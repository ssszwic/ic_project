==> flow/design.v <==
module CordicUnit(
    input                                   sys_clk         ,
    input                                   sys_rst_n       ,
    input                       [23:0]      mul_data1_in    ,
    input                       [23:0]      mul_data2_in    ,
    input                       [23:0]      div_data1_in    ,
    input                       [23:0]      div_data2_in    ,
    output      reg             [22:0]      data_out        , 
    output      reg             [1:0]       data_other      ,    
    input                                   mul_trig        , 
    input                                   div_trig        , 
    output      reg                         vld             
);
reg                 [4:0]       cnt     ;
reg                             op      ;
reg                 [47:0]      x_data  ;
reg     signed      [49:0]      y_data  ;
reg     signed      [25:0]      z_data  ;
reg                 [24:0]      tmp     ;
wire                [48:0]      res     ;
always@(posedge sys_clk or negedge sys_rst_n) begin
    if(~sys_rst_n) begin
        cnt <=  5'd0; 
    end
    else if(cnt == 5'd0 && (mul_trig || div_trig)) begin
        cnt <=  5'd1; 
    end
    else if(cnt == 5'd0 || cnt == 5'd26) begin
        cnt <=  5'd0; 
    end
    else begin
        cnt <=  cnt + 1; 
    end
end
always@(posedge sys_clk or negedge sys_rst_n) begin
    if(~sys_rst_n) begin
        op      <=  1'b0;
        tmp     <=  25'b0;
        x_data  <=  48'b0;
        y_data  <=  50'b0;
        z_data  <=  26'b0;
    end
    else if(cnt == 5'd0 && (mul_trig || div_trig)) begin
        op      <=  div_trig;
        tmp     <=  {1'd1, 24'd0};
        x_data  <=  (mul_trig) ?    {mul_data1_in, 24'd0}       :   {div_data2_in, 24'd0}; 
        y_data  <=  (mul_trig) ?    50'd0                       :   {2'd0, div_data1_in, 24'd0};
        z_data  <=  (mul_trig) ?    {1'd0, mul_data2_in, 1'd0}  :   26'd0; 
    end
    else begin
        op      <=  op;
        tmp     <=  {1'b0, tmp[24:1]};
        x_data  <=  {1'b0, x_data[47:1]};   
        if( ((~op) & z_data[25]) || (op & (~y_data[49])) ) begin
            y_data  <=  y_data - x_data;
            z_data  <=  z_data + tmp;
        end
        else begin
            y_data  <=  y_data + x_data;
            z_data  <=  z_data - tmp;
        end
    end
end
assign res = (op) ? {z_data[24:0],24'd0} : y_data[48:0];
always@(posedge sys_clk or negedge sys_rst_n) begin
    if(~sys_rst_n) begin
        data_out    <=  23'd0;
        data_other  <=  2'd0;
    end
    else if(cnt == 5'd26) begin
        if(res[48]) begin
            data_out    <=  res[47:25];
            data_other  <=  (op)? 2'b00 : 2'b01;
        end 
        else if(res[47]) begin
            data_out    <=  res[46:24];
            data_other  <=  (op)? 2'b01 : 2'b00;
        end
        else begin
            data_out    <=  23'd0;
            data_other  <=  2'b10;
        end
    end
    else begin
        data_out    <=  data_out;
        data_other  <=  data_other;
    end
end
always@(posedge sys_clk or negedge sys_rst_n) begin
    if(~sys_rst_n) begin
        vld <=  1'b0;
    end
    else if(cnt == 5'd26) begin
        vld <=  1'b1;
    end
    else begin
        vld <=  1'b0; 
    end
end
endmodule
Step by step through the tools: CordicUnit
The steps from the RTL of CordicUnit to its reports follow in flow order.
Lines are those of the file above, counted from 1.
Operators carry their Yosys type and port widths (W data, S select, Z words).
{"block": "design", "top_module": "CordicUnit", "clk_port": "sys_clk", "library": "sky130hd", "pvt_corner": "tt_025C_1v80"}

Word level
Source: Yosys, flattened and elaborated, memories not mapped. Widths are those after wreduce. Registers that Yosys merges into a memory's read port (data or address) are not register bits. Print and check cells do not count. Equal cells are merged and count once.
{"block": "bits", "register_bits": 181, "in_bits": 100, "out_inout_bits": 26, "wordCells": 43}
{"block": "op_classes", "n_addsub": 5, "n_eq": 1, "mux": 19, "logic": 4, "reduce_and_logical": 5}
{"block": "op_table", "operator": "$mux W48", "count": 3}
{"block": "op_table", "operator": "$mux W50", "count": 2}
{"block": "op_table", "operator": "$mux W26", "count": 2}
{"block": "op_table", "operator": "$add A50 B48 Y50", "count": 1}
{"block": "op_table", "operator": "$sub A50 B48 Y50", "count": 1}
{"block": "op_table", "operator": "$mux W25", "count": 2}
{"block": "op_table", "operator": "$mux W49", "count": 1}
{"block": "op_table", "operator": "$mux W23", "count": 2}
{"block": "op_table", "operator": "$add A26 B25 Y26", "count": 1}
{"block": "op_table", "operator": "$sub A26 B25 Y26", "count": 1}
{"block": "op_table", "operator": "$mux W5", "count": 2}
{"block": "op_table", "operator": "$add A5 B1 Y5 const B", "count": 1}
{"block": "op_table", "operator": "$eq A5 B5 Y1 const B", "count": 1}
{"block": "op_table", "operator": "$logic_not A5 Y1", "count": 1}
{"block": "op_table", "operator": "$mux W2", "count": 2}
{"block": "op_table", "operator": "$logic_or A1 B1 Y1", "count": 3}
{"block": "op_table", "operator": "$mux W1", "count": 3}
{"block": "op_table", "operator": "$and A1 B1 Y1", "count": 2}
{"block": "op_table", "operator": "$not A1 Y1", "count": 2}
{"block": "op_table", "operator": "$logic_and A1 B1 Y1", "count": 1}

Longest topological paths
Longest topological path by Yosys (ltp), each cell counted once; first at word level (registers and memories cut), then after technology mapping (sequential cells cut; the memories' decode and read muxes count).
{"block": "depth", "ltp_word": 5, "abc_area": 0, "depth_mapped": 21, "depth_no_buf": 21}

Mapped cells and area
Yosys stat after the flow's synthesis: flattened, memories mapped to cells. It holds for the ABC_AREA given above (unset counts as 0); a run with the other value may have another netlist.
{"block": "mapped", "cell_count": 1419, "mapped_area_um2": 12485.7, "seq_area_um2": 4529.3, "ffs": 181, "n_buf": 66}
{"block": "by_type", "cell": "sky130_fd_sc_hd__dfrtp_1", "count": 181, "area_total_um2": 4.53E+03}
{"block": "by_type", "cell": "sky130_fd_sc_hd__ha_1", "count": 79, "area_total_um2": 988.448}
{"block": "by_type", "cell": "sky130_fd_sc_hd__o21ai_0", "count": 146, "area_total_um2": 730.701}
{"block": "by_type", "cell": "sky130_fd_sc_hd__xor2_1", "count": 72, "area_total_um2": 630.605}
{"block": "by_type", "cell": "sky130_fd_sc_hd__nand2_1", "count": 162, "area_total_um2": 608.083}
{"block": "by_type", "cell": "sky130_fd_sc_hd__xnor2_1", "count": 63, "area_total_um2": 551.779}
{"block": "by_type", "cell": "sky130_fd_sc_hd__a21oi_1", "count": 96, "area_total_um2": 480.461}
{"block": "by_type", "cell": "sky130_fd_sc_hd__nor2_1", "count": 103, "area_total_um2": 386.621}
{"block": "by_type", "cell": "sky130_fd_sc_hd__a21o_1", "count": 42, "area_total_um2": 315.302}
{"block": "by_type", "cell": "sky130_fd_sc_hd__and2_1", "count": 49, "area_total_um2": 306.544}
{"block": "by_type", "cell": "sky130_fd_sc_hd__mux2i_1", "count": 29, "area_total_um2": 290.278}
{"block": "by_type", "cell": "sky130_fd_sc_hd__mux2_2", "count": 25, "area_total_um2": 281.52}
{"block": "by_type", "cell": "sky130_fd_sc_hd__clkbuf_1", "count": 60, "area_total_um2": 225.216}
{"block": "by_type", "cell": "sky130_fd_sc_hd__a22oi_1", "count": 21, "area_total_um2": 157.651}
{"block": "by_type", "cell": "sky130_fd_sc_hd__inv_1", "count": 35, "area_total_um2": 131.376}
{"block": "by_type", "cell": "sky130_fd_sc_hd__o31ai_1", "count": 17, "area_total_um2": 127.622}
{"block": "by_type", "cell": "sky130_fd_sc_hd__nand3_1", "count": 25, "area_total_um2": 125.12}
{"block": "by_type", "cell": "sky130_fd_sc_hd__nor3_1", "count": 24, "area_total_um2": 120.115}
Not listed: further types 55, cells in them 190.

Path before layout
OpenSTA on the mapped netlist: ideal clock, no wires. The path of least setup slack (recovery checks aside). Input and output delay are each 20% of the period. Register names are those of the netlist, which keeps one name where synthesis merged equal registers.
{"block": "synth_timing", "path_type": "flip-flop to flip-flop", "from": "register x_data[1]", "to": "register y_data[49]", "clock_period_ps": 4100, "setup_ps": 131, "launch_ps": 0, "t_arrival_ps": 4036, "required_ps": 3969, "path_slack_ps": -66, "delay_ps": 4167, "stages": 20, "path_buffers": 1, "synth_period_reached_ps": 4166}
"delay_ps" is the arrival time less input delay plus setup time.
"stages" counts driving pins, that of a launching flip-flop among them; a cell with two outputs on the path counts twice.
"synth_period_reached_ps" is the clock period less the worst setup slack; recovery checks do not enter. This is arithmetic on one report: input and output delays are still those of the set period (20% each).
The rows between start and end are the longest chain of elaborated cells between them; the timing report does not say that the signal goes this way. Where chains are equally long, one stands for them.
Each line given opens the expression or statement behind the cell; cells for indexed reads and writes are added by Yosys, which also makes memories of some case tables.
At most two assigning lines are given for a register; there are more.
{"block": "synth_via", "cell_sequence": "sky130_fd_sc_hd__dfrtp_1 sky130_fd_sc_hd__inv_1 sky130_fd_sc_hd__ha_1 sky130_fd_sc_hd__nor4b_2 sky130_fd_sc_hd__nand4_1 sky130_fd_sc_hd__or4_1 sky130_fd_sc_hd__nor2_4 sky130_fd_sc_hd__nand3_1 sky130_fd_sc_hd__o41ai_1 sky130_fd_sc_hd__xor2_1 sky130_fd_sc_hd__ha_1 sky130_fd_sc_hd__clkbuf_1 sky130_fd_sc_hd__nand2_1 sky130_fd_sc_hd__nor2_1 sky130_fd_sc_hd__nand4_1 sky130_fd_sc_hd__or3_1 sky130_fd_sc_hd__o21ba_2 sky130_fd_sc_hd__o21ai_0 sky130_fd_sc_hd__mux2i_1 sky130_fd_sc_hd__o21ai_1", "elab_chain_len": 3, "cells_between": 4, "lines_between": 4, "cone_classes": "add/sub (2); mux (2)"}
{"block": "synth_rtl", "item": "start: declaration", "line_no": 16, "rtl": "reg                 [47:0]      x_data  ;"}
{"block": "synth_rtl", "item": "start: assignment", "line_no": 46, "rtl": "x_data  <=  (mul_trig) ?    {mul_data1_in, 24'd0}       :   {div_data2_in, 24'd0};"}
{"block": "synth_rtl", "item": "start: assignment", "line_no": 53, "rtl": "x_data  <=  {1'b0, x_data[47:1]};"}
{"block": "synth_rtl", "item": "$add A50 B48 Y50", "line_no": 59, "rtl": "y_data  <=  y_data + x_data;"}
{"block": "synth_rtl", "item": "$mux W50", "line_no": 54, "rtl": "if( ((~op) & z_data[25]) || (op & (~y_data[49])) ) begin"}
{"block": "synth_rtl", "item": "$mux W50", "line_no": 43, "rtl": "else if(cnt == 5'd0 && (mul_trig || div_trig)) begin"}
{"block": "synth_rtl", "item": "end: assignment", "line_no": 47, "rtl": "y_data  <=  (mul_trig) ?    50'd0                       :   {2'd0, div_data1_in, 24'd0};"}
{"block": "synth_rtl", "item": "end: assignment", "line_no": 55, "rtl": "y_data  <=  y_data - x_data;"}
{"block": "synth_rtl", "item": "end: declaration", "line_no": 17, "rtl": "reg     signed      [49:0]      y_data  ;"}

Worst path after layout
From the final timing report of entry A: the path of least setup slack in the routed layout; clock arrival at registers is part of the times.
The path's times are printed in steps of 10 ps; the period is the one set.
{"block": "layout_timing", "path_type": "flip-flop to flip-flop", "from": "register x_data[0]", "to": "register y_data[43]", "clock_period_ps": 3510, "setup_ps": 120, "launch_ps": 430, "t_arrival_ps": 4830, "required_ps": 3830, "path_slack_ps": -1000, "stages": 23, "path_buffers": 3}
The rows between start and end are the longest chain of elaborated cells between them; the timing report does not say that the signal goes this way. Where chains are equally long, one stands for them.
At most two assigning lines are given for a register; there are more.
{"block": "layout_via", "cell_sequence": "sky130_fd_sc_hd__dfrtp_1 sky130_fd_sc_hd__inv_1 sky130_fd_sc_hd__ha_2 sky130_fd_sc_hd__nor4b_4 sky130_fd_sc_hd__nand4_1 sky130_fd_sc_hd__or4_4 sky130_fd_sc_hd__nor2_4 sky130_fd_sc_hd__buf_12 sky130_fd_sc_hd__nand2_4 sky130_fd_sc_hd__nor3_4 sky130_fd_sc_hd__nand2_2 sky130_fd_sc_hd__o21ai_2 sky130_fd_sc_hd__xor2_1 sky130_fd_sc_hd__ha_1 sky130_fd_sc_hd__and2_4 sky130_fd_sc_hd__buf_4 sky130_fd_sc_hd__nand3_4 sky130_fd_sc_hd__buf_4 sky130_fd_sc_hd__a211oi_2 sky130_fd_sc_hd__nor2_1 sky130_fd_sc_hd__mux2_2 sky130_fd_sc_hd__a221oi_2 sky130_fd_sc_hd__o21ai_1", "elab_chain_len": 3, "cells_between": 4, "lines_between": 4, "cone_classes": "add/sub (2); mux (2)"}
{"block": "layout_rtl", "item": "start: declaration", "line_no": 16, "rtl": "reg                 [47:0]      x_data  ;"}
{"block": "layout_rtl", "item": "start: assignment", "line_no": 46, "rtl": "x_data  <=  (mul_trig) ?    {mul_data1_in, 24'd0}       :   {div_data2_in, 24'd0};"}
{"block": "layout_rtl", "item": "start: assignment", "line_no": 53, "rtl": "x_data  <=  {1'b0, x_data[47:1]};"}
{"block": "layout_rtl", "item": "$add A50 B48 Y50", "line_no": 59, "rtl": "y_data  <=  y_data + x_data;"}
{"block": "layout_rtl", "item": "$mux W50", "line_no": 54, "rtl": "if( ((~op) & z_data[25]) || (op & (~y_data[49])) ) begin"}
{"block": "layout_rtl", "item": "$mux W50", "line_no": 43, "rtl": "else if(cnt == 5'd0 && (mul_trig || div_trig)) begin"}
{"block": "layout_rtl", "item": "end: assignment", "line_no": 47, "rtl": "y_data  <=  (mul_trig) ?    50'd0                       :   {2'd0, div_data1_in, 24'd0};"}
{"block": "layout_rtl", "item": "end: assignment", "line_no": 55, "rtl": "y_data  <=  y_data - x_data;"}
{"block": "layout_rtl", "item": "end: declaration", "line_no": 17, "rtl": "reg     signed      [49:0]      y_data  ;"}

Subject: flow runs of CordicUnit

Hi,

2 stored runs of CordicUnit in the flow (synthesis by Yosys, layout by OpenROAD, sky130hd cells), in arbitrary order. Constraints: input delay and output delay 20% of the set period each, output load 0.01 pF.
"worst_path_allowed_less_slack_ps": the worst setup path's part of the clock period (all of it between registers, 20% less for each end at a port) less its slack. A launch clock that arrives late makes it longer, a capture clock that arrives late makes it shorter.
"worst_path_allowed_less_slack_ps" is given in steps of 10 ps.

{"run": "entry A", "settings": { "period_ns": 3.51, "CORE_UTILIZATION": 57, "SETUP_SLACK_MARGIN": -0.35, "PLACE_DENSITY_LB_ADDON": 0.02, "CELL_PAD_IN_SITES_GLOBAL_PLACEMENT": 1, "ABC_AREA": 0, "GPL_ROUTABILITY_DRIVEN": 0, "CAP_MARGIN": 20, "CORE_MARGIN": 2, "SLEW_MARGIN": 20 }, "results": { "layout_utilization_pct": 81.7, "worst_path_allowed_less_slack_ps": 4510, "critical_path_type": "flip-flop to flip-flop", "die_area_um2": 23104.0, "synth_area_um2": 12485.7, "layout_stdcell_area_um2": 17720.7, "ws_setup_ps": -997 }}
{"run": "entry B", "settings": { "period_ns": 6.82, "CORE_UTILIZATION": 72, "PLACE_DENSITY_LB_ADDON": 0.02, "CORE_ASPECT_RATIO": 1.49, "CORE_MARGIN": 4, "CELL_PAD_IN_SITES_DETAIL_PLACEMENT": 1, "TNS_END_PERCENT": 65, "GPL_TIMING_DRIVEN": 1, "CTS_CLUSTER_SIZE": 15, "CAP_MARGIN": 20, "SLEW_MARGIN": 20 }, "outcome": "not finished: placement ended with error DPL-0033"}

Regards
