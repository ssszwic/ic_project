==> flow/design.v <==
module Div(
    input                       sys_clk             ,           
    input                       sys_rst_n           ,           
    input           [31:0]      data1_in            ,           
    input           [31:0]      data2_in            ,           
    output  reg     [31:0]      data_out            ,           
    input                       trig                ,               
    output  reg                 vld                 ,               
    input           [22:0]      cordic_result_in    ,
    input           [1:0]       cordic_other_in     ,
    output  reg     [23:0]      cordic_data1_out    ,
    output  reg     [23:0]      cordic_data2_out    ,
    input                       cordic_result_vld   ,
    output  reg                 cordic_trig_out
);
localparam          IDLE    =   4'b0001,
                    PRE     =   4'b0010,
                    WAIT    =   4'b0100,
                    OVER    =   4'b1000;
reg                 [3:0]       state           ;
reg                 [3:0]       next_state      ;
reg                 [7:0]       exp1            ;
reg                 [7:0]       exp2            ;
reg                 [22:0]      dec1            ;
reg                 [22:0]      dec2            ;
reg                             sign1           ;
reg                             sign2           ;
reg     signed      [9:0]       c_exp           ;
reg                 [22:0]      c_dec           ;
reg                             c_sign          ;
always@(posedge sys_clk or negedge sys_rst_n) begin
    if(~sys_rst_n) begin
        state   <=  IDLE; 
    end
    else begin
        state    <=  next_state; 
    end
end
always@(*) begin
    case(state)
        IDLE:   next_state  =   (trig)              ?   PRE     :   IDLE    ;
        PRE:    next_state  =   WAIT                                        ;
        WAIT:   next_state  =   (cordic_result_vld) ?   OVER    :   WAIT    ;
        OVER:   next_state  =   IDLE                                        ;
        default:next_state  =   IDLE                                        ;
    endcase
end
always@(posedge sys_clk or negedge sys_rst_n) begin
    if(~sys_rst_n) begin
        sign1   <=  1'b0    ;
        sign2   <=  1'b0    ;
        exp1    <=  8'b0    ;
        exp2    <=  8'b0    ;
        dec1    <=  23'b0   ;
        dec2    <=  23'b0   ;
    end
    else if(state == IDLE && trig) begin
        sign1   <=  data1_in[31]    ;
        sign2   <=  data2_in[31]    ;
        exp1    <=  data1_in[30:23] ;
        exp2    <=  data2_in[30:23] ;
        dec1    <=  data1_in[22:0]  ;
        dec2    <=  data2_in[22:0]  ;
    end
    else begin
        sign1   <=  sign1   ;
        sign2   <=  sign2   ;
        exp1    <=  exp1    ;
        exp2    <=  exp2    ;
        dec1    <=  dec1    ;
        dec2    <=  dec2    ;
    end
end
always@(posedge sys_clk or negedge sys_rst_n) begin
    if(~sys_rst_n) begin
        cordic_data1_out    <=  24'b0;
        cordic_data2_out    <=  24'b0;
    end
    else if(state == PRE) begin
        cordic_data1_out    <=  (exp1 == 8'd0) ? 24'b0 : {1'b1, dec1}; 
        cordic_data2_out    <=  (exp2 == 8'd0) ? 24'b0 : {1'b1, dec2}; 
    end
    else begin
        cordic_data1_out    <=  cordic_data1_out; 
        cordic_data2_out    <=  cordic_data2_out; 
    end
end
always@(posedge sys_clk or negedge sys_rst_n) begin
    if(~sys_rst_n) begin
        cordic_trig_out <=  1'b0; 
    end
    else if(state == PRE) begin
        cordic_trig_out <=  1'b1; 
    end
    else begin
        cordic_trig_out <=  1'b0; 
    end
end
always@(posedge sys_clk or negedge sys_rst_n) begin
    if(~sys_rst_n) begin
        c_sign  <=  1'b0;
    end
    else if(state == PRE) begin
        c_sign  <=  sign1 ^ sign2;             
    end 
    else begin
        c_sign  <=  c_sign; 
    end
end
always@(posedge sys_clk or negedge sys_rst_n) begin
    if(~sys_rst_n) begin
        c_exp   <=  10'd0; 
    end
    else if(state == PRE) begin
        c_exp   <=  exp1 - exp2 + 127; 
    end
    else if(state == WAIT && cordic_result_vld) begin
        if(cordic_other_in[1]) begin
            c_exp   <=  0;
        end
        else if(cordic_other_in[0]) begin
            c_exp   <=  c_exp - 1;
        end
        else begin
            c_exp   <=  c_exp; 
        end
    end
    else begin
        c_exp   <=  c_exp; 
    end
end
always@(posedge sys_clk or negedge sys_rst_n) begin
    if(~sys_rst_n) begin
        c_dec   <=  23'b0; 
    end
    else if(state == WAIT && cordic_result_vld) begin
        c_dec   <=  cordic_result_in; 
    end
    else begin
        c_dec   <=  c_dec; 
    end
end
always@(posedge sys_clk or negedge sys_rst_n) begin
    if(~sys_rst_n) begin
        data_out    <=  32'b0; 
    end
    else if(state == OVER) begin
        if((exp1 == 8'd255 && dec1 != 23'd0) || (exp2 == 8'd255 && dec2 != 23'd0)) begin
            data_out    <=  {32{1'b1}};
        end
        else if(exp1 == 8'd255 && dec1 == 23'd0) begin
            if(exp2 == 8'd255 && dec2 == 23'd0) begin
                data_out    <=  {32{1'b1}};
            end
            else begin
                data_out    <=  {c_sign, 8'd255, 23'd0}; 
            end
        end
        else if(exp2 == 8'd255 && dec2 == 23'd0) begin
            data_out    <=  {c_sign, 8'd255, 23'd0}; 
        end
        else if(exp2 == 8'd0) begin
            if(exp1 == 8'd0) begin
                data_out    <=  {32{1'b1}};
            end
            else begin
                data_out    <=  {c_sign, 8'd255, 23'd0};
            end
        end
        else begin
            if(c_exp <= 0) begin
                data_out    <=  {c_sign, 8'd0, 23'd0};
            end
            else if(c_exp >= 255) begin
                data_out    <=  {c_sign, 8'd255, 23'd0};
            end
            else begin
                data_out    <=  {c_sign, c_exp[7:0], c_dec}; 
            end
        end
    end
end
always@(posedge sys_clk or negedge sys_rst_n) begin
    if(~sys_rst_n) begin
        vld <=  1'b0; 
    end
    else if(state == OVER) begin
        vld <=  1'b1;
    end
    else begin
        vld <=  1'b0; 
    end
end
endmodule
## Reports on Div

The steps from the RTL of Div to its reports follow in flow order.
Line numbers count from 1 in the design file above.
Operators: Yosys type, input widths -> output width; for muxes data width and select width s.
A cell with -- has no value.

| set-up | value |
|---|---|
| top module | Div |
| clock port | sys_clk |
| standard-cell library | sky130hd |
| timing corner | tt_025C_1v80 |

## Elaborated design

Source: Yosys, flattened and elaborated, memories not mapped. Widths are those after wreduce. Registers that Yosys merges into a memory's read port (data or address) are not register bits. Print and check cells do not count. Equal cells are merged and count once.

| bit counts | value |
|---|---|
| input port bits | 93 |
| register bits | 184 |
| output and inout bits | 82 |

| operators by class | value |
|---|---|
| eq/ne operators | 6 |
| order comparisons | 2 |
| bitwise gates (word level) | 1 |
| reductions and logical operators | 16 |
| add/sub/neg operators | 3 |
| mux-type cells | 19 |

Operators with widths:

| cell | number |
|---|---|
| $mux 32 | 6 |
| $mux 31 | 2 |
| $mux 24 | 2 |
| $logic_not 23->1 | 2 |
| $reduce_bool 23->1 | 2 |
| $mux 10 | 4 |
| $eq 8x8->1 const B | 2 |
| $logic_not 8->1 | 2 |
| $pmux 4 s3 | 1 |
| $le 10x1->1 const B | 1 |
| $sub 10x2->10 const B | 1 |
| $ge 10x9->1 const B | 1 |
| $add 9x8->10 const B | 1 |
| $sub 8x8->9 | 1 |
| $logic_and 1x1->1 | 6 |
| $eq 4x1->1 const B | 1 |
| $eq 4x2->1 const B | 1 |
| $eq 4x3->1 const B | 1 |
| $eq 4x4->1 const B | 1 |
| $mux 4 | 1 |
| $reduce_bool 3->1 | 1 |
| $reduce_and 2->1 | 1 |
| $reduce_bool 2->1 | 1 |
| $mux 2 | 1 |
| $mux 1 | 2 |
| $xor 1x1->1 | 1 |
| $logic_or 1x1->1 | 1 |

## Logic depth

Longest topological path by Yosys (ltp), each cell counted once; first at word level (registers and memories cut), then after technology mapping (sequential cells cut; the memories' decode and read muxes count).

| logic depth | value |
|---|---|
| word-level depth | 7 |
| ABC_AREA | 1 |
| mapped depth | 15 |
| mapped depth without buffers | 15 |

## After synthesis

The flow's flattened synthesis, as Yosys stat reports it; memories are mapped. The netlist is that of the ABC_AREA named above (0 if unset); the other value can give another one.
The area totals of this step are shown rounded.

Cells by type:

| cell | number |
|---|---|
| sky130_fd_sc_hd__dfrtp_1 | 183 |
| sky130_fd_sc_hd__nand2_1 | 297 |
| sky130_fd_sc_hd__o21ai_0 | 123 |
| sky130_fd_sc_hd__nand3_1 | 75 |
| sky130_fd_sc_hd__inv_1 | 96 |
| sky130_fd_sc_hd__nor2_1 | 74 |
| sky130_fd_sc_hd__a21oi_1 | 35 |
| sky130_fd_sc_hd__ha_1 | 13 |
| sky130_fd_sc_hd__nand4_1 | 20 |
| sky130_fd_sc_hd__clkbuf_1 | 29 |
| sky130_fd_sc_hd__a21oi_2 | 10 |
| sky130_fd_sc_hd__buf_6 | 4 |
| sky130_fd_sc_hd__buf_2 | 7 |
| sky130_fd_sc_hd__dfstp_2 | 1 |
| sky130_fd_sc_hd__nor3_1 | 4 |
| sky130_fd_sc_hd__xnor2_1 | 2 |
| sky130_fd_sc_hd__xor2_1 | 2 |
| sky130_fd_sc_hd__a21oi_4 | 1 |

Not listed: further types 18, cells in them 27.

| mapped netlist | value |
|---|---|
| flip-flop cells | 184 |
| buffer cells | 45 |
| cell area after synthesis | 0.00835 mm2 |
| cell count | 1003 |

## Timing after synthesis

Path of least setup slack by OpenSTA after synthesis, without wires, with an ideal clock, recovery checks aside; 20% of the period is set as input and as output delay. Where synthesis merged equal registers, the netlist keeps one of their names.

| timing path post-synthesis | value |
|---|---|
| path type | input to register |
| start point | input cordic_other_in[1] |
| end point | register c_exp[4] |
| external input delay | 0.876 ns |
| driving pins on the path | 7 |
| buffers on the path | 1 |
| launch time at the first pin | 0.876 ns |
| path slack | 2.487 ns |
| period | 4.38 ns |
| path delay | 1.017 ns |
| data arrival time | 1.763 ns |
| synthesis period reached | 1.893 ns |

"path delay" is the arrival time less input delay plus setup time.
"driving pins on the path" counts driving pins, that of a launching flip-flop among them; a cell with two outputs on the path counts twice.
"synthesis period reached" = period - worst setup slack (recovery checks aside). The figure is calculated, with input and output delays left at 20% of the set period.
The rows between start and end are the longest chain of elaborated cells between them; the timing report does not say that the signal goes this way. Where chains are equally long, one stands for them.
A line is the first line of the expression or statement that the cell stems from. Yosys adds cells for indexed reads and writes and turns some case tables into memories.
A register here has more assigning lines than the two given.

| on the way, post-synthesis | value |
|---|---|
| cells stage by stage | sky130_fd_sc_hd__nor2_2 sky130_fd_sc_hd__inv_1 sky130_fd_sc_hd__o22ai_2 sky130_fd_sc_hd__inv_1 sky130_fd_sc_hd__buf_2 sky130_fd_sc_hd__nor2_1 sky130_fd_sc_hd__a31oi_1 |
| cells in the longest elaborated chain | 3 |
| elaborated cells on any way between the ends | 5 |

Ends and longest elaborated chain, post-synthesis:

| what | line | RTL |
|---|---|---|
| start, declared | 10 | `input           [1:0]       cordic_other_in     ,` |
| $mux 10 | 118 | `if(cordic_other_in[1]) begin` |
| $mux 10 | 117 | `else if(state == WAIT && cordic_result_vld) begin` |
| $mux 10 | 114 | `else if(state == PRE) begin` |
| end, assigned | 115 | `c_exp   <=  exp1 - exp2 + 127;` |
| end, assigned | 122 | `c_exp   <=  c_exp - 1;` |
| end, declared | 28 | `reg     signed      [9:0]       c_exp           ;` |

## Timing after layout

From the final timing report of run A: the path of least setup slack in the routed layout; clock arrival at registers is part of the times.

| timing path post-layout | value |
|---|---|
| path type | input to register |
| start point | input trig |
| end point | register dec2[20] |
| path slack | 1.66 ns |
| buffers on the path | 3 |
| data arrival time | 2.90 ns |
| launch time at the first pin | 0.85 ns |
| external input delay | 0.85 ns |
| period | 4.25 ns |
| driving pins on the path | 7 |

The rows between start and end are the longest chain of elaborated cells between them; the timing report does not say that the signal goes this way. Where chains are equally long, one stands for them.
A register here has more assigning lines than the two given.

| on the way, post-layout | value |
|---|---|
| cells stage by stage | sky130_fd_sc_hd__clkdlybuf4s50_1 sky130_fd_sc_hd__nand2_1 sky130_fd_sc_hd__inv_1 sky130_fd_sc_hd__buf_2 sky130_fd_sc_hd__clkbuf_1 sky130_fd_sc_hd__nand2_1 sky130_fd_sc_hd__o21ai_0 |
| cells in the longest elaborated chain | 1 |
| elaborated cells on any way between the ends | 1 |

Ends and longest elaborated chain, post-layout:

| what | line | RTL |
|---|---|---|
| start, declared | 7 | `input                       trig                ,` |
| $logic_and 1x1->1 | 57 | `else if(state == IDLE && trig) begin` |
| end, assigned | 63 | `dec2    <=  data2_in[22:0]  ;` |
| end, assigned | 71 | `dec2    <=  dec2    ;` |
| end, declared | 25 | `reg                 [22:0]      dec2            ;` |

--- measured runs ---
Module Div, platform sky130hd: 2 stored runs of the flow (Yosys, OpenROAD) with differing settings, in no particular order. Input and output delays are each 20% of the period that was set; the output load is 0.01 pF.
By "reached clock period" is meant the clock period of the run minus its worst setup slack. This is arithmetic on one report: input and output delays are still those of the set period (20% each).
"worst path time": the worst setup path's part of the clock period (all of it between registers, 20% less for each end at a port) less its slack. A launch clock that arrives late makes it longer, a capture clock that arrives late makes it shorter.
"total design power" rests on the timing tool's default activity at the inputs, not on a simulated workload.
The measured numbers are rounded.

#### Run A

| setting | value |
|---|---|
| period_ns | `4.25` |
| CORE_UTILIZATION | `69` |
| SETUP_SLACK_MARGIN | `0.13` |
| PLACE_DENSITY_LB_ADDON | `0.18` |
| CORE_ASPECT_RATIO | `1.3` |
| TNS_END_PERCENT | `75` |
| ABC_AREA | `1` |
| GPL_TIMING_DRIVEN | `0` |
| CTS_CLUSTER_SIZE | `20` |
| CAP_MARGIN | `30` |
| SLEW_MARGIN | `0` |
| CORE_MARGIN | `2` |

| result | value |
|---|---|
| utilization after routing | 92.9% |
| post-route setup TNS | 0.000 ns |
| cell area after synthesis | 0.00835 mm2 |
| total design power | 8020 µW |
| worst path time | 1.74 ns |
| critical path kind | input to register |
| reached clock period | 2.591 ns |
| worst setup slack after layout | 1.66 ns |
| standard-cell area after layout | 0.0109 mm2 |
| die outline area | 0.013 mm2 |

#### Run B

| setting | value |
|---|---|
| period_ns | `4.23` |
| CORE_UTILIZATION | `45` |
| SETUP_SLACK_MARGIN | `0.08` |
| CORE_ASPECT_RATIO | `1.81` |
| TNS_END_PERCENT | `75` |
| GPL_TIMING_DRIVEN | `1` |
| CTS_CLUSTER_DIAMETER | `273` |
| CAP_MARGIN | `20` |
| CORE_MARGIN | `2` |
| SLEW_MARGIN | `20` |

| result | value |
|---|---|
| die outline area | 0.0194 mm2 |
| post-route setup TNS | 0.000 ns |
| worst path time | 2.74 ns |
| critical path kind | register to register |
| worst setup slack after layout | 1.49 ns |
| reached clock period | 2.736 ns |
| utilization after routing | 60.1% |
| total design power | 7920 µW |
| cell area after synthesis | 0.00822 mm2 |
| standard-cell area after layout | 0.0108 mm2 |
--- end ---
