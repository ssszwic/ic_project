==> flow/design.v <==
module Plus(
    input                   sys_clk,
    input                   sys_rst_n,
    input           [31:0]  data1_in,
    input           [31:0]  data2_in,
    output  reg     [31:0]  data_out,
    input                   op,
    input                   trig,
    output  reg             vld
);
reg             [3:0]       cnt             ;
reg                         op_reg          ;
reg                         sign1           ;
reg                         sign2           ;
reg             [7:0]       exp1            ;
reg             [7:0]       exp2            ;
reg             [22:0]      dec1            ;
reg             [22:0]      dec2            ;
reg             [23:0]      dec1_1          ;
reg             [23:0]      dec2_1          ;
reg             [7:0]       shift_bit       ;
reg             [7:0]       exp_both        ;
reg             [8:0]       shift_bit_comb  ;
reg                         shift_flag      ;    
wire            [23:0]      pre_dec         ;
reg             [26:0]      dec1_2          ;
reg             [26:0]      dec2_2          ;
reg             [25:0]      dec_tmp         ;
reg                         protect         ;
reg     signed  [27:0]      dec1_3          ;
reg     signed  [27:0]      dec2_3          ;
reg     signed  [28:0]      sum             ;
reg             [27:0]      sum_abs         ;
reg                         c_sign          ;
reg     signed  [8:0]       c_exp           ;
reg             [22:0]      c_dec           ;
always@(posedge sys_clk or negedge sys_rst_n) begin
    if(~sys_rst_n) begin
        cnt <= 3'b0;
    end
    else if(cnt == 3'd0 && trig) begin
        cnt <= 3'd1;
    end
    else if(cnt == 3'd0 || cnt == 3'd7) begin
        cnt <= 3'd0;
    end
    else begin
        cnt <= cnt + 1;
    end
end
always@(posedge sys_clk or negedge sys_rst_n) begin
    if(~sys_rst_n) begin
        op_reg <= 1'b0;
    end
    else if(cnt == 3'd0 && trig) begin
        op_reg <= op; 
    end
    else begin
        op_reg <= op_reg;
    end
end
always@(posedge sys_clk or negedge sys_rst_n) begin
    if(~sys_rst_n) begin
        sign1   <=  1'b0;
        sign2   <=  1'b0;
        exp1    <=  8'b0;
        exp2    <=  8'b0;
        dec1    <=  23'b0;  
        dec2    <=  23'b0;
    end
    else if(cnt == 3'd0 && trig) begin
        sign1   <=  data1_in[31];
        sign2   <=  data2_in[31];
        exp1    <=  data1_in[30:23];
        exp2    <=  data2_in[30:23];
        dec1    <=  data1_in[22:0];
        dec2    <=  data2_in[22:0];
    end
    else begin
        sign1   <=  sign1;
        sign2   <=  sign2;
        exp1    <=  exp1;
        exp2    <=  exp2;
        dec1    <=  dec1;
        dec2    <=  dec2;
    end
end
always@(posedge sys_clk or negedge sys_rst_n) begin
    if(~sys_rst_n) begin
        dec1_1 <= 24'b0;
        dec2_1 <= 24'b0;
    end
    else if(cnt == 3'd1) begin
        dec1_1 <= (exp1 == 8'd0) ? 24'd0 : {1'b1, dec1};
        dec2_1 <= (exp2 == 8'd0) ? 24'd0 : {1'b1, dec2};
    end
    else begin
        dec1_1 <= dec1_1;
        dec2_1 <= dec2_1;
    end
end
assign shift_bit_comb = {1'b0, exp1} - {1'b0, exp2};
always@(posedge sys_clk or negedge sys_rst_n) begin
    if(~sys_rst_n) begin
        shift_bit   <= 8'b0;
        shift_flag  <= 1'b0; 
        exp_both    <= 8'b0;
    end
    else begin
        shift_flag <= shift_bit_comb[8];
        if(shift_bit_comb[8]) begin
            shift_bit   <=  ~shift_bit_comb + 1;
            exp_both    <=  exp2;
        end
        else begin
            shift_bit   <=  shift_bit_comb;
            exp_both    <=  exp1;
        end
    end
end
assign pre_dec = (shift_flag) ? dec1_1 : dec2_1;
always@(*) begin
    case(shift_bit)
        8'd0: begin
            dec_tmp     =   {pre_dec, 2'd0};
            protect     =   1'b0;
        end
        8'd1: begin
            dec_tmp     =   {1'd0, pre_dec, 1'd0};  
            protect     =   1'b0;
        end
        8'd2: begin
            dec_tmp     =   {2'd0, pre_dec};
            protect     =   1'b0;
        end
        8'd3: begin
            dec_tmp     =   {3'd0, pre_dec[23:1]};
            protect     =   pre_dec[0];
        end
        8'd4: begin
            dec_tmp     =   {4'd0, pre_dec[23:2]};
            protect     =   (pre_dec[1:0] > 0) ? 1'b1 : 1'b0;
        end
        8'd5: begin
            dec_tmp     =   {5'd0, pre_dec[23:3]};
            protect     =   (pre_dec[2:0] > 0) ? 1'b1 : 1'b0;
        end
        8'd6: begin
            dec_tmp     =   {6'd0, pre_dec[23:4]};
            protect     =   (pre_dec[3:0] > 0) ? 1'b1 : 1'b0;
        end
        8'd7: begin
            dec_tmp     =   {7'd0, pre_dec[23:5]};
            protect     =   (pre_dec[4:0] > 0) ? 1'b1 : 1'b0;
        end
        8'd8: begin
            dec_tmp     =   {8'd0, pre_dec[23:6]};
            protect     =   (pre_dec[5:0] > 0) ? 1'b1 : 1'b0;
        end
        8'd9: begin
            dec_tmp     =   {9'd0, pre_dec[23:7]};
            protect     =   (pre_dec[6:0] > 0) ? 1'b1 : 1'b0;
        end
        8'd10: begin
            dec_tmp     =   {10'd0, pre_dec[23:8]};
            protect     =   (pre_dec[7:0] > 0) ? 1'b1 : 1'b0;
        end
        8'd11: begin
            dec_tmp     =   {11'd0, pre_dec[23:9]};
            protect     =   (pre_dec[8:0] > 0) ? 1'b1 : 1'b0;
        end
        8'd12: begin
            dec_tmp     =   {12'd0, pre_dec[23:10]};
            protect     =   (pre_dec[9:0] > 0) ? 1'b1 : 1'b0;
        end
        8'd13: begin
            dec_tmp     =   {13'd0, pre_dec[23:11]};
            protect     =   (pre_dec[10:0] > 0) ? 1'b1 : 1'b0;
        end
        8'd14: begin
            dec_tmp     =   {14'd0, pre_dec[23:12]};
            protect     =   (pre_dec[11:0] > 0) ? 1'b1 : 1'b0;
        end
        8'd15: begin
            dec_tmp     =   {15'd0, pre_dec[23:13]};
            protect     =   (pre_dec[12:0] > 0) ? 1'b1 : 1'b0;
        end
        8'd16: begin
            dec_tmp     =   {16'd0, pre_dec[23:14]};
            protect     =   (pre_dec[13:0] > 0) ? 1'b1 : 1'b0;
        end
        8'd17: begin
            dec_tmp     =   {17'd0, pre_dec[23:15]};
            protect     =   (pre_dec[14:0] > 0) ? 1'b1 : 1'b0;
        end
        8'd18: begin
            dec_tmp     =   {18'd0, pre_dec[23:16]};
            protect     =   (pre_dec[15:0] > 0) ? 1'b1 : 1'b0;
        end
        8'd19: begin
            dec_tmp     =   {19'd0, pre_dec[23:17]};
            protect     =   (pre_dec[16:0] > 0) ? 1'b1 : 1'b0;
        end
        8'd20: begin
            dec_tmp     =   {20'd0, pre_dec[23:18]};
            protect     =   (pre_dec[17:0] > 0) ? 1'b1 : 1'b0;
        end
        8'd21: begin
            dec_tmp     =   {21'd0, pre_dec[23:19]};
            protect     =   (pre_dec[18:0] > 0) ? 1'b1 : 1'b0;
        end
        8'd22: begin
            dec_tmp     =   {22'd0, pre_dec[23:20]};
            protect     =   (pre_dec[19:0] > 0) ? 1'b1 : 1'b0;
        end
        8'd23: begin
            dec_tmp     =   {23'd0, pre_dec[23:21]};
            protect     =   (pre_dec[20:0] > 0) ? 1'b1 : 1'b0;
        end
        8'd24: begin
            dec_tmp     =   {24'd0, pre_dec[23:22]};
            protect     =   (pre_dec[21:0] > 0) ? 1'b1 : 1'b0;
        end
        8'd25: begin
            dec_tmp     =   {25'd0, pre_dec[23]};
            protect     =   (pre_dec[22:0] > 0) ? 1'b1 : 1'b0;
        end
        default: begin
            dec_tmp     =   26'b0;
            protect     =   (pre_dec[23:0] > 0) ? 1'b1 : 1'b0;
        end
    endcase
end
always@(posedge sys_clk or negedge sys_rst_n) begin
    if(~sys_rst_n) begin
        dec1_2  <=  27'b0;
        dec2_2  <=  27'b0;
    end
    else begin
        if(shift_flag) begin
            dec1_2  <=  {dec_tmp, protect};
            dec2_2  <=  {dec2_1, 3'd0};
        end
        else begin
            dec1_2  <=  {dec1_1, 3'd0};
            dec2_2  <=  {dec_tmp, protect};
        end
    end
end
always@(posedge sys_clk or negedge sys_rst_n) begin
    if(~sys_rst_n) begin
        dec1_3 <= 28'b0;
        dec2_3 <= 28'b0;
    end
    else begin
        if(sign1) begin
            dec1_3 <= ~{1'b0, dec1_2} + 1;
        end
        else begin
            dec1_3 <= {1'b0, dec1_2};
        end
        if(sign2 ^ op_reg) begin
            dec2_3 = ~{1'b0, dec2_2} + 1;
        end
        else begin
            dec2_3 = {1'b0, dec2_2};
        end
    end
end
always@(posedge sys_clk or negedge sys_rst_n) begin
    if(~sys_rst_n) begin
        sum <= 29'b0;
    end
    else begin
        sum <= dec1_3 + dec2_3;
    end
end
always@(posedge sys_clk or negedge sys_rst_n) begin
    if(~sys_rst_n) begin
        sum_abs <=  28'b0;
        c_sign  <=  1'b0;
    end
    else begin
        c_sign <= sum[28];
        if(sum[28]) begin   
            sum_abs <= ~sum + 1;
        end
        else begin
            sum_abs <= sum;
        end
    end
end
always@(posedge sys_clk or negedge sys_rst_n) begin
    if(!sys_rst_n) begin
        c_exp   <=  9'b0;
        c_dec   <=  23'b0;
    end
    else begin
        if(sum_abs[27]) begin
            if((sum_abs[3:0] > 4'd8) || (sum_abs[3:0] == 4'd8 && sum_abs[4])) begin
                c_dec <= sum_abs[26:4] + 1;
            end
            else begin
                c_dec <= sum_abs[26:4];
            end
            c_exp <= exp_both + 1;
        end
        else if(sum_abs[26]) begin
            if((sum_abs[2:0] > 3'd4) || (sum_abs[2:0] == 3'd4 && sum_abs[3])) begin
                c_dec <= sum_abs[25:3] + 1;
            end
            else begin
                c_dec <= sum_abs[25:3];
            end
            c_exp <= exp_both;
        end
        else if(sum_abs[25]) begin
            if(sum_abs[1:0] > 2'd2 || (sum_abs[1:0] == 2'd2 && sum_abs[2])) begin
                c_dec <= sum_abs[24:2] + 1;
            end
            else begin
                c_dec <= sum_abs[24:2];
            end
            c_exp <= exp_both - 1;
        end
        else if(sum_abs[24]) begin
            if(sum_abs[0] && sum_abs[1]) begin
                c_dec <= sum_abs[23:1] + 1;
            end
            else begin
                c_dec <= sum_abs[23:1];
            end
            c_exp <= exp_both - 2;
        end
        else if(sum_abs[23]) begin
            c_dec <= sum_abs[22:0];
            c_exp <= exp_both - 3;
        end
        else if(sum_abs[22]) begin
            c_dec <= {sum_abs[21:0], 1'd0};
            c_exp <= exp_both - 4;
        end
        else if(sum_abs[21]) begin
            c_dec <= {sum_abs[20:0], 2'd0};
            c_exp <= exp_both - 5;
        end
        else if(sum_abs[20]) begin
            c_dec <= {sum_abs[19:0], 3'd0};
            c_exp <= exp_both - 6;
        end
        else if(sum_abs[19]) begin
            c_dec <= {sum_abs[18:0], 4'd0};
            c_exp <= exp_both - 7;
        end
        else if(sum_abs[18]) begin
            c_dec <= {sum_abs[17:0], 5'd0};
            c_exp <= exp_both - 8;
        end
        else if(sum_abs[17]) begin
            c_dec <= {sum_abs[16:0], 6'd0};
            c_exp <= exp_both - 9;
        end
        else if(sum_abs[16]) begin
            c_dec <= {sum_abs[15:0], 7'd0};
            c_exp <= exp_both - 10;
        end
        else if(sum_abs[15]) begin
            c_dec <= {sum_abs[14:0], 8'd0};
            c_exp <= exp_both - 11;
        end
        else if(sum_abs[14]) begin
            c_dec <= {sum_abs[13:0], 9'd0};
            c_exp <= exp_both - 12;
        end
        else if(sum_abs[13]) begin
            c_dec <= {sum_abs[12:0], 10'd0};
            c_exp <= exp_both - 13;
        end
        else if(sum_abs[12]) begin
            c_dec <= {sum_abs[11:0], 11'd0};
            c_exp <= exp_both - 14;
        end
        else if(sum_abs[11]) begin
            c_dec <= {sum_abs[10:0], 12'd0};
            c_exp <= exp_both - 15;
        end
        else if(sum_abs[10]) begin
            c_dec <= {sum_abs[9:0], 13'd0};
            c_exp <= exp_both - 16;
        end
        else if(sum_abs[9]) begin
            c_dec <= {sum_abs[8:0], 14'd0};
            c_exp <= exp_both - 17;
        end
        else if(sum_abs[8]) begin
            c_dec <= {sum_abs[7:0], 15'd0};
            c_exp <= exp_both - 18;
        end
        else if(sum_abs[7]) begin
            c_dec <= {sum_abs[6:0], 16'd0};
            c_exp <= exp_both - 19;
        end
        else if(sum_abs[6]) begin
            c_dec <= {sum_abs[5:0], 17'd0};
            c_exp <= exp_both - 20;
        end
        else if(sum_abs[5]) begin
            c_dec <= {sum_abs[4:0], 18'd0};
            c_exp <= exp_both - 21;
        end
        else if(sum_abs[4]) begin
            c_dec <= {sum_abs[3:0], 19'd0};
            c_exp <= exp_both - 22;
        end
        else if(sum_abs[3]) begin
            c_dec <= {sum_abs[2:0], 20'd0};
            c_exp <= exp_both - 23;
        end
        else if(sum_abs[2]) begin
            c_dec <= {sum_abs[1:0], 21'd0};
            c_exp <= exp_both - 24;
        end
        else if(sum_abs[1]) begin
            c_dec <= {sum_abs[0], 22'd0};
            c_exp <= exp_both - 25;
        end
        else if(sum_abs[0]) begin
            c_dec <= 23'd0;
            c_exp <= exp_both - 26;
        end
        else begin
            c_dec <= 23'd0;
            c_exp <= 0;
        end
    end
end
always@(posedge sys_clk or negedge sys_rst_n) begin
    if(~sys_rst_n) begin
        data_out <= 32'b0;
    end
    else if(cnt == 3'd7) begin
        if((exp1 == 8'd255 && dec1 != 23'd0) || (exp2 == 8'd255 && dec2 != 23'd0)) begin
            data_out <= {1'b1, 8'd255, {23{1'b1}}};
        end
        else if(exp1 == 8'd255 && dec1 == 23'd0) begin
            if((exp2 == 8'd255 && dec2 == 23'd0) && (sign1 ^ (op_reg ^ sign2))) begin
                data_out <= {1'b1, 8'd255, {23{1'b1}}};
            end
            else begin
                data_out <= {sign1, exp1, dec1};
            end
        end
        else if(exp2 == 8'd255 && dec2 == 23'd0) begin
            data_out <= {sign1 ^ (op_reg ^ sign2), exp2, dec2};
        end
        else if(c_exp <= 0) begin
            data_out <= {c_sign, 31'd0};
        end
        else if(c_exp == 255) begin
            data_out <= {c_sign, 8'd255, 23'd0};
        end
        else begin
            data_out <= {c_sign, c_exp[7:0], c_dec};
        end
    end
    else begin
        data_out <= data_out;
    end
end
always@(posedge sys_clk or negedge sys_rst_n) begin
    if(~sys_rst_n) begin
        vld <= 1'b0;
    end
    else if(cnt == 3'd7) begin
        vld <= 1'b1;
    end
    else begin
        vld <= 1'b0;
    end
end
endmodule
From RTL to reports: Plus
What the tools print for Plus, step after step.
Lines are those of the file above, counted from 1.
Cell names lack the library's common part.
{ "inputs": {"top": "Plus", "clock_port": "sys_clk", "library": "sky130hd", "corner": "tt_025C_1v80"} }

Word level
Counts by Yosys on the flattened word-level netlist (proc, flatten, opt, wreduce; memories kept). Register bits leave out memories and registers merged into their read ports (data or address); mux counts leave out enables and synchronous resets folded into registers. Print and check cells are left out. Cells with the same type and inputs are merged into one.
{ "word_totals": {"register_bits": 367, "inputBits": 68, "word_cells": 255} }
{ "classes": {"n_cmp": 27, "n_logic": 6, "add_sub_neg": 38, "equal": 33, "mux": 103, "reduce_logical": 24} }
{ "ops": {"columns": ["op", "n"], "rows": [
  ["23-bit 2-to-1 mux", 31],
  ["26-bit case mux with 26-bit select", 1],
  ["9-bit 2-to-1 mux", 28],
  ["32-bit 2-to-1 mux", 4],
  ["8-bit by 5-bit subtractor with 9-bit output with constant B", 11],
  ["23-bit by 1-bit adder with 23-bit output with constant B", 4],
  ["28-bit 2-to-1 mux", 3],
  ["8-bit by 5-bit equality test with 1-bit output with constant B", 10],
  ["8-bit by 4-bit subtractor with 9-bit output with constant B", 8],
  ["24-bit 2-to-1 mux", 3],
  ["8-bit by 4-bit equality test with 1-bit output with constant B", 8],
  ["31-bit 2-to-1 mux", 2],
  ["27-bit NOT with 28-bit output", 2],
  ["28-bit by 1-bit adder with 28-bit output with constant B", 2],
  ["27-bit 2-to-1 mux", 2],
  ["23-bit logical NOT", 2],
  ["23-bit nonzero test", 2],
  ["8-bit by 3-bit subtractor with 9-bit output with constant B", 4],
  ["8-bit by 3-bit equality test with 1-bit output with constant B", 4],
  ["28-bit by 28-bit adder with 29-bit output", 1],
  ["28-bit by 2-bit adder with 28-bit output with constant B", 1],
  ["28-bit NOT", 1],
  ["24-bit by 1-bit greater-than comparator with 1-bit output with constant B", 1],
  ["8-bit logical NOT", 3],
  ["1-bit case mux with 24-bit select", 1],
  ["1-bit 2-to-1 mux", 24],
  ["23-bit by 1-bit greater-than comparator with 1-bit output with constant B", 1],
  ["22-bit by 1-bit greater-than comparator with 1-bit output with constant B", 1]
]} }
Not listed: further kinds 47, cells in them 66.

Logic depth
Yosys ltp: most cells in a row. Word level: on the elaborated netlist, between registers, memories and ports. Mapped: between sequential cells and ports; inverters and the memories' decode and read muxes count.
{ "logic_depth": {"depth_word": 29, "abc_area": 0, "depth_mapped": 13} }

Synthesis result
Source: synth_stat.txt of the flow (Yosys; design flattened, memories mapped). It holds for the ABC_AREA given above (unset counts as 0); a run with the other value may have another netlist.
The area totals of this step are shown rounded.
{ "mapped": {"buffers": 297, "mapped_area_um2": 27350, "flip_flops": 367, "stdcells": 3328} }
{ "by_type": {"columns": ["type", "n", "area_total_um2"], "rows": [
  ["dfrtp_1", 367, 9.18E+03],
  ["xnor2_1", 215, 1.88E+03],
  ["a21oi_1", 323, 1616.55],
  ["nand2_1", 314, 1178.63],
  ["mux2_2", 86, 968.429],
  ["nor2_1", 249, 934.646],
  ["clkbuf_1", 241, 904.618],
  ["ha_1", 72, 900.864],
  ["o22ai_1", 126, 788.256],
  ["o21ai_0", 133, 665.638],
  ["nor3_1", 95, 475.456],
  ["a22o_1", 48, 420.403],
  ["xor2_1", 46, 402.886],
  ["a211oi_1", 48, 360.346],
  ["a221oi_1", 41, 359.094],
  ["o31ai_1", 47, 352.838],
  ["nor4_1", 55, 344.08],
  ["mux2i_1", 32, 320.307]
]} }
Not listed: further types 69, cells in them 790.

Worst setup path after synthesis
OpenSTA on the mapped netlist: ideal clock, no wires. The path of least setup slack (recovery checks aside). Input and output delay are each 20% of the period. Register names are those of the netlist, which keeps one name where synthesis merged equal registers.
{ "synth_timing": {"kind": "register to register", "from": "register exp_both[4]", "to": "register c_exp[7]", "t_first_pin_ps": 0, "path_delay_ps": 3286, "stages": 13, "slack_ps": 464, "tclk_ps": 3750, "arrival_ps": 3191, "period_less_setup_slack_ps": 3286} }
"path_delay_ps" = arrival - input delay + setup time.
"stages" counts driving pins, that of a launching flip-flop among them; a cell with two outputs on the path counts twice.
"period_less_setup_slack_ps" is the clock period less the worst setup slack; recovery checks do not enter. This is arithmetic on one report: input and output delays are still those of the set period (20% each).
Between the ends stands the longest chain of elaborated cells between them, by number of cells; it is not shown to be the way that was timed. Of several equally long chains one is given.
A line is the first line of the expression or statement that the cell stems from. Yosys adds cells for indexed reads and writes and turns some case tables into memories.
At most two assigning lines are given for a register; there are more.
{ "synth_between": {"cell_sequence": "dfrtp_1 inv_1 clkbuf_1 ha_1 buf_2 or3b_1 clkbuf_1 a21oi_1 xor2_1 o21ai_1 a211o_1 or4b_1 o31ai_1", "elab_chain_cells": 29, "cone_cells": 55} }
{ "synth_lines": {"columns": ["item", "line_no", "text"], "rows": [
  ["from (decl)", 22, "reg             [7:0]       exp_both        ;"],
  ["from (assign)", 113, "exp_both    <=  exp2;"],
  ["from (assign)", 117, "exp_both    <=  exp1;"],
  ["8-bit by 5-bit subtractor with 9-bit output", 429, "c_exp <= exp_both - 26;"],
  ["9-bit 2-to-1 mux", 427, "else if(sum_abs[0]) begin"],
  ["9-bit 2-to-1 mux", 423, "else if(sum_abs[1]) begin"],
  ["9-bit 2-to-1 mux", 419, "else if(sum_abs[2]) begin"],
  ["9-bit 2-to-1 mux", 415, "else if(sum_abs[3]) begin"],
  ["9-bit 2-to-1 mux", 411, "else if(sum_abs[4]) begin"],
  ["9-bit 2-to-1 mux", 407, "else if(sum_abs[5]) begin"],
  ["[... 15 more ...]", null, null],
  ["9-bit 2-to-1 mux", 343, "else if(sum_abs[21]) begin"],
  ["9-bit 2-to-1 mux", 339, "else if(sum_abs[22]) begin"],
  ["9-bit 2-to-1 mux", 335, "else if(sum_abs[23]) begin"],
  ["9-bit 2-to-1 mux", 326, "else if(sum_abs[24]) begin"],
  ["9-bit 2-to-1 mux", 317, "else if(sum_abs[25]) begin"],
  ["9-bit 2-to-1 mux", 308, "else if(sum_abs[26]) begin"],
  ["9-bit 2-to-1 mux", 299, "if(sum_abs[27]) begin"],
  ["to (assign)", 306, "c_exp <= exp_both + 1;"],
  ["to (assign)", 315, "c_exp <= exp_both;"],
  ["to (decl)", 35, "reg     signed  [8:0]       c_exp           ;"]
]} }

Timing after layout
From the final timing report of record 1: the path of least setup slack in the routed layout; clock arrival at registers is part of the times.
The report prints the path's times to 10 ps; the period is as set.
{ "layout_timing": {"kind": "register to register", "from": "register dec1_3[9]", "to": "register sum[22]", "tclk_ps": 2750, "slack_ps": -240, "stages": 10, "arrival_ps": 3510, "t_first_pin_ps": 590} }
Between the ends stands the longest chain of elaborated cells between them, by number of cells; it is not shown to be the way that was timed. Of several equally long chains one is given.
At most two assigning lines are given for a register; there are more.
{ "layout_between": {"cell_sequence": "dfrtp_1 ha_2 or3_4 buf_4 or3_4 or3_4 o32a_1 a311o_1 a2111o_1 nand3_1", "elab_chain_cells": 1, "cone_cells": 1} }
{ "layout_lines": {"columns": ["item", "line_no", "text"], "rows": [
  ["from (decl)", 30, "reg     signed  [27:0]      dec1_3          ;"],
  ["from (assign)", 257, "dec1_3 <= ~{1'b0, dec1_2} + 1;"],
  ["from (assign)", 260, "dec1_3 <= {1'b0, dec1_2};"],
  ["28-bit by 28-bit adder with 29-bit output", 275, "sum <= dec1_3 + dec2_3;"],
  ["to (assign)", 272, "sum <= 29'b0;"],
  ["to (assign)", 275, null],
  ["to (decl)", 32, "reg     signed  [28:0]      sum             ;"]
]} }

Add stored flow runs of Plus

Measured results for Plus: 2 stored runs of the Yosys and OpenROAD flow on sky130hd. The settings differ; the order carries no meaning. The constraints put input and output delay at 20% of the set period each and load the outputs with 0.01 pF.
"reached clock period" means the clock period less the worst setup slack. The figure is calculated, with input and output delays left at 20% of the set period.
"time used up by the worst setup path" means the part of the period allowed to the worst setup path (the constraints hold back 20% at inputs and 20% at outputs) less its slack; where the path has registers, the arrival times of their clocks count too.
"total power after layout": no workload was simulated; the value follows from the tool's default switching activity.
"time used up by the worst setup path" is known to 10 ps.
Values from the reports are rounded here.

==> record 1: settings <==
{ "period_ns": 2.75, "CORE_UTILIZATION": 57, "SETUP_SLACK_MARGIN": 0.03, "PLACE_DENSITY_LB_ADDON": 0.19, "CORE_ASPECT_RATIO": 1.0, "TNS_END_PERCENT": 40, "ABC_AREA": 0, "GPL_ROUTABILITY_DRIVEN": 1, "CTS_CLUSTER_SIZE": 70, "CAP_MARGIN": 20, "CORE_MARGIN": 2, "SLEW_MARGIN": 20 }
==> record 1: results <==
cell area after synthesis: 27350 um^2
area of the die: 49750 um^2
standard-cell area after layout: 34010 um^2
utilization after routing: 71.5%
lowest setup slack: -236 ps
total negative slack on setup checks: -1371 ps
lowest hold slack: 406 ps
total power after layout: 56.19 mW
reached clock period: 2986 ps
time used up by the worst setup path: 2990 ps
critical path type: register to register

==> record 2: settings <==
{ "period_ns": 5.2, "CORE_UTILIZATION": 21, "SETUP_SLACK_MARGIN": -0.41, "PLACE_DENSITY": 0.78, "CELL_PAD_IN_SITES_DETAIL_PLACEMENT": 0, "TNS_END_PERCENT": 85, "ABC_AREA": 0, "CTS_CLUSTER_DIAMETER": 232, "CAP_MARGIN": 0, "SLEW_MARGIN": 15, "CORE_MARGIN": 2 }
==> record 2: results <==
cell area after synthesis: 27350 um^2
area of the die: 133100 um^2
standard-cell area after layout: 31770 um^2
utilization after routing: 24.6%
lowest setup slack: 1692 ps
total negative slack on setup checks: 0 ps
lowest hold slack: 374 ps
total power after layout: 25.64 mW
reached clock period: 3508 ps
time used up by the worst setup path: 3510 ps
critical path type: register to register
